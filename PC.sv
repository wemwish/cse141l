==> flow/design.v <==
module PgmCtr (
    input init, CLK,
    output logic halt,
    output logic [9:0] PC
);
always  @(posedge CLK)
    if (init) begin
        PC <= 0;
    end
    else begin
            PC <= PC + 1;   
    end
endmodule
## Reports on PgmCtr

The steps from the RTL of PgmCtr to its reports follow in flow order.
Line numbers count from 1 in the design file above.
Operators carry their Yosys type and port widths (W data, S select, Z words).
Cell names lack the library's common part.
The mark - stands for no value.

| inputs | value |
|---|---|
| top | PgmCtr |
| clock input | CLK |
| standard-cell library | sky130hd |
| corner | tt_025C_1v80 |

## Elaborated design

Source: Yosys, flattened and elaborated, memories not mapped. Widths are those after wreduce; folded enables and synchronous resets count as part of the registers. Registers that Yosys merges into a memory's read port (data or address) are not register bits. Print and check cells do not count. Equal cells are merged and count once.

| storage and ports | value |
|---|---|
| bits in registers | 10 |
| bits in latches | 0 |
| bits in writable memories | 0 |
| bits in read-only memories | 0 |
| word width x clocked read ports | 0 |
| memories | 0 |
| cells after elaboration | 2 |

| cells by class | value |
|---|---|
| add/subtract/negate cells | 1 |
| $mul | 0 |
| div/mod/pow operators | 0 |
| order comparisons | 0 |
| eq/ne operators | 0 |
| shift operators | 0 |
| multiplexer cells | 0 |
| bitwise operators | 0 |
| reduce/logical cells | 0 |

Operators by type and width:

| cell | count |
|---|---|
| $add A10 B1 Y10 const B | 1 |

## Longest topological paths

Yosys ltp: most cells in a row. Word level: on the elaborated netlist, between registers, memories and ports. Mapped: between sequential cells and ports; inverters and the memories' decode and read muxes count.

| depth | value |
|---|---|
| depth after elaboration | 1 |
| ABC_AREA | 0 |
| mapped depth | 4 |

## Mapped cells and area

The flow's flattened synthesis, as Yosys stat reports it; memories are mapped. The netlist is that of the ABC_AREA named above (0 if unset); the other value can give another one.

| synthesis totals | value |
|---|---|
| cells in the netlist | 47 |
| synthesis area | 422.9 um^2 |
| flip-flops | 10 |

Cell types:

| cell type | count |
|---|---|
| dfxtp_1 | 10 |
| nor2_1 | 6 |
| a21oi_1 | 4 |
| xor2_1 | 2 |
| nand3_1 | 3 |
| o31ai_1 | 2 |
| or4_1 | 2 |
| ha_1 | 1 |
| nand4_1 | 2 |
| nor2b_1 | 2 |
| mux2_2 | 1 |
| nand3_2 | 1 |
| o21ai_0 | 2 |
| xnor2_1 | 1 |
| buf_4 | 1 |
| nand2_1 | 2 |
| or3_2 | 1 |
| or3_1 | 1 |

Not listed: further types 3, cells in them 3.

## Timing after synthesis

OpenSTA on the mapped netlist: ideal clock, no wires. The path of least setup slack (recovery checks aside). Input and output delay are each 20% of the period. Register names are those of the netlist, which keeps one name where synthesis merged equal registers.

| timing path post-synthesis | value |
|---|---|
| path type | register to register |
| from | reg PC[0] |
| to | reg PC[6] |
| period | 1.9 ns |
| setup time | 0.121 ns |
| launch time at the first pin | 0.000 ns |
| arrival time | 1.188 ns |
| path slack | 0.591 ns |
| path delay | 1.309 ns |
| stages | 5 |
| path buffers | 0 |
| synthesis period reached | 1.309 ns |

"path delay" is the arrival time less input delay plus setup time.
"stages" counts driving pins, that of a launching flip-flop among them; a cell with two outputs on the path counts twice.
"synthesis period reached" is the clock period less the worst setup slack; recovery checks do not enter. This is arithmetic on one report: input and output delays are still those of the set period (20% each).
The rows between start and end are the longest chain of elaborated cells between them; the timing report does not say that the signal goes this way. Where chains are equally long, one stands for them.
A line is the first line of the expression or statement that the cell stems from. Yosys adds cells for indexed reads and writes and turns some case tables into memories.

| on the way, post-synthesis | value |
|---|---|
| path through | dfxtp_1 > ha_1 > nand4_1 > nor2_1 > mux2_2 |
| length of the longest elaborated chain | 1 |

Ends and longest elaborated chain, post-synthesis:

| item | RTL line | source |
|---|---|---|
| start, declared | 4 | `output logic [9:0] PC` |
| start, assigned | 8 | `PC <= 0;` |
| start, assigned | 11 | `PC <= PC + 1;` |
| $add A10 B1 Y10 | 11 |  |
| end, assigned | 8 |  |
| end, assigned | 11 |  |
| end, declared | 4 |  |

## Worst path after layout

Path of least setup slack in the final report of stored run 2 (OpenROAD, finished layout, wires in). Where an end is a register, its clock arrival counts in the times.

| timing path post-layout | value |
|---|---|
| path type | register to output |
| from | reg PC[0] |
| to | out PC[0] |
| period | 1.9 ns |
| external output delay | 0.38 ns |
| launch time at the first pin | 0.25 ns |
| arrival time | 0.93 ns |
| path slack | 0.59 ns |
| stages | 2 |
| path buffers | 1 |

| on the way, post-layout | value |
|---|---|
| path through | dfxtp_2 > dlygate4sd2_1 |
| length of the longest elaborated chain | 0 |

Ends and longest elaborated chain, post-layout:

| item | RTL line | source |
|---|---|---|
| start, declared | 4 | `output logic [9:0] PC` |
| start, assigned | 8 | `PC <= 0;` |
| start, assigned | 11 | `PC <= PC + 1;` |
| end, declared | 4 |  |

2 stored runs of PgmCtr in the flow (synthesis by Yosys, layout by OpenROAD, sky130hd cells), in arbitrary order. Constraints: input delay and output delay 20% of the set period each, output load 0.01 pF.
"reached clock period" = clock period - worst setup slack. The figure is calculated, with input and output delays left at 20% of the set period.
By "worst path time" is meant the share of the clock period that the worst setup path is allowed (20% is reserved at inputs, 20% at outputs), minus its slack. Clock arrival times at its registers enter into it.
"total power after layout" is the tool's figure for a default switching activity; nothing was simulated.

#### Stored run 1

| setting | value |
|---|---|
| period_ns | `1.59` |
| CORE_UTILIZATION | `59` |
| SETUP_SLACK_MARGIN | `-0.07` |
| PLACE_DENSITY | `0.62` |
| CORE_ASPECT_RATIO | `1.47` |
| CELL_PAD_IN_SITES_DETAIL_PLACEMENT | `0` |
| ABC_AREA | `1` |
| GPL_TIMING_DRIVEN | `1` |
| CTS_CLUSTER_SIZE | `99` |
| CTS_CLUSTER_DIAMETER | `256` |
| CAP_MARGIN | `0` |
| SLEW_MARGIN | `20` |
| CORE_MARGIN | `2` |

No final report: floorplanning broke off with PDN-0185.

#### Stored run 2

| setting | value |
|---|---|
| period_ns | `1.9` |
| CORE_UTILIZATION | `19` |
| SETUP_SLACK_MARGIN | `0.55` |
| PLACE_DENSITY | `0.89` |
| CELL_PAD_IN_SITES_GLOBAL_PLACEMENT | `1` |
| GPL_TIMING_DRIVEN | `1` |
| SLEW_MARGIN | `20` |
| CAP_MARGIN | `20` |
| CORE_MARGIN | `2` |

| result | value |
|---|---|
| chip area after synthesis (Yosys) | 422.9 um^2 |
| area inside the die boundary | 2619.4 um^2 |
| standard-cell area of the final layout | 611.8 um^2 |
| utilization after routing | 28.5% |
| worst setup slack after layout | 0.594 ns |
| total negative slack | 0.000 ns |
| worst-case hold slack | 0.476 ns |
| total power after layout | 0.0003916 W |
| reached clock period | 1.306 ns |
| worst path time | 0.93 ns |
| critical path kind | register to output |
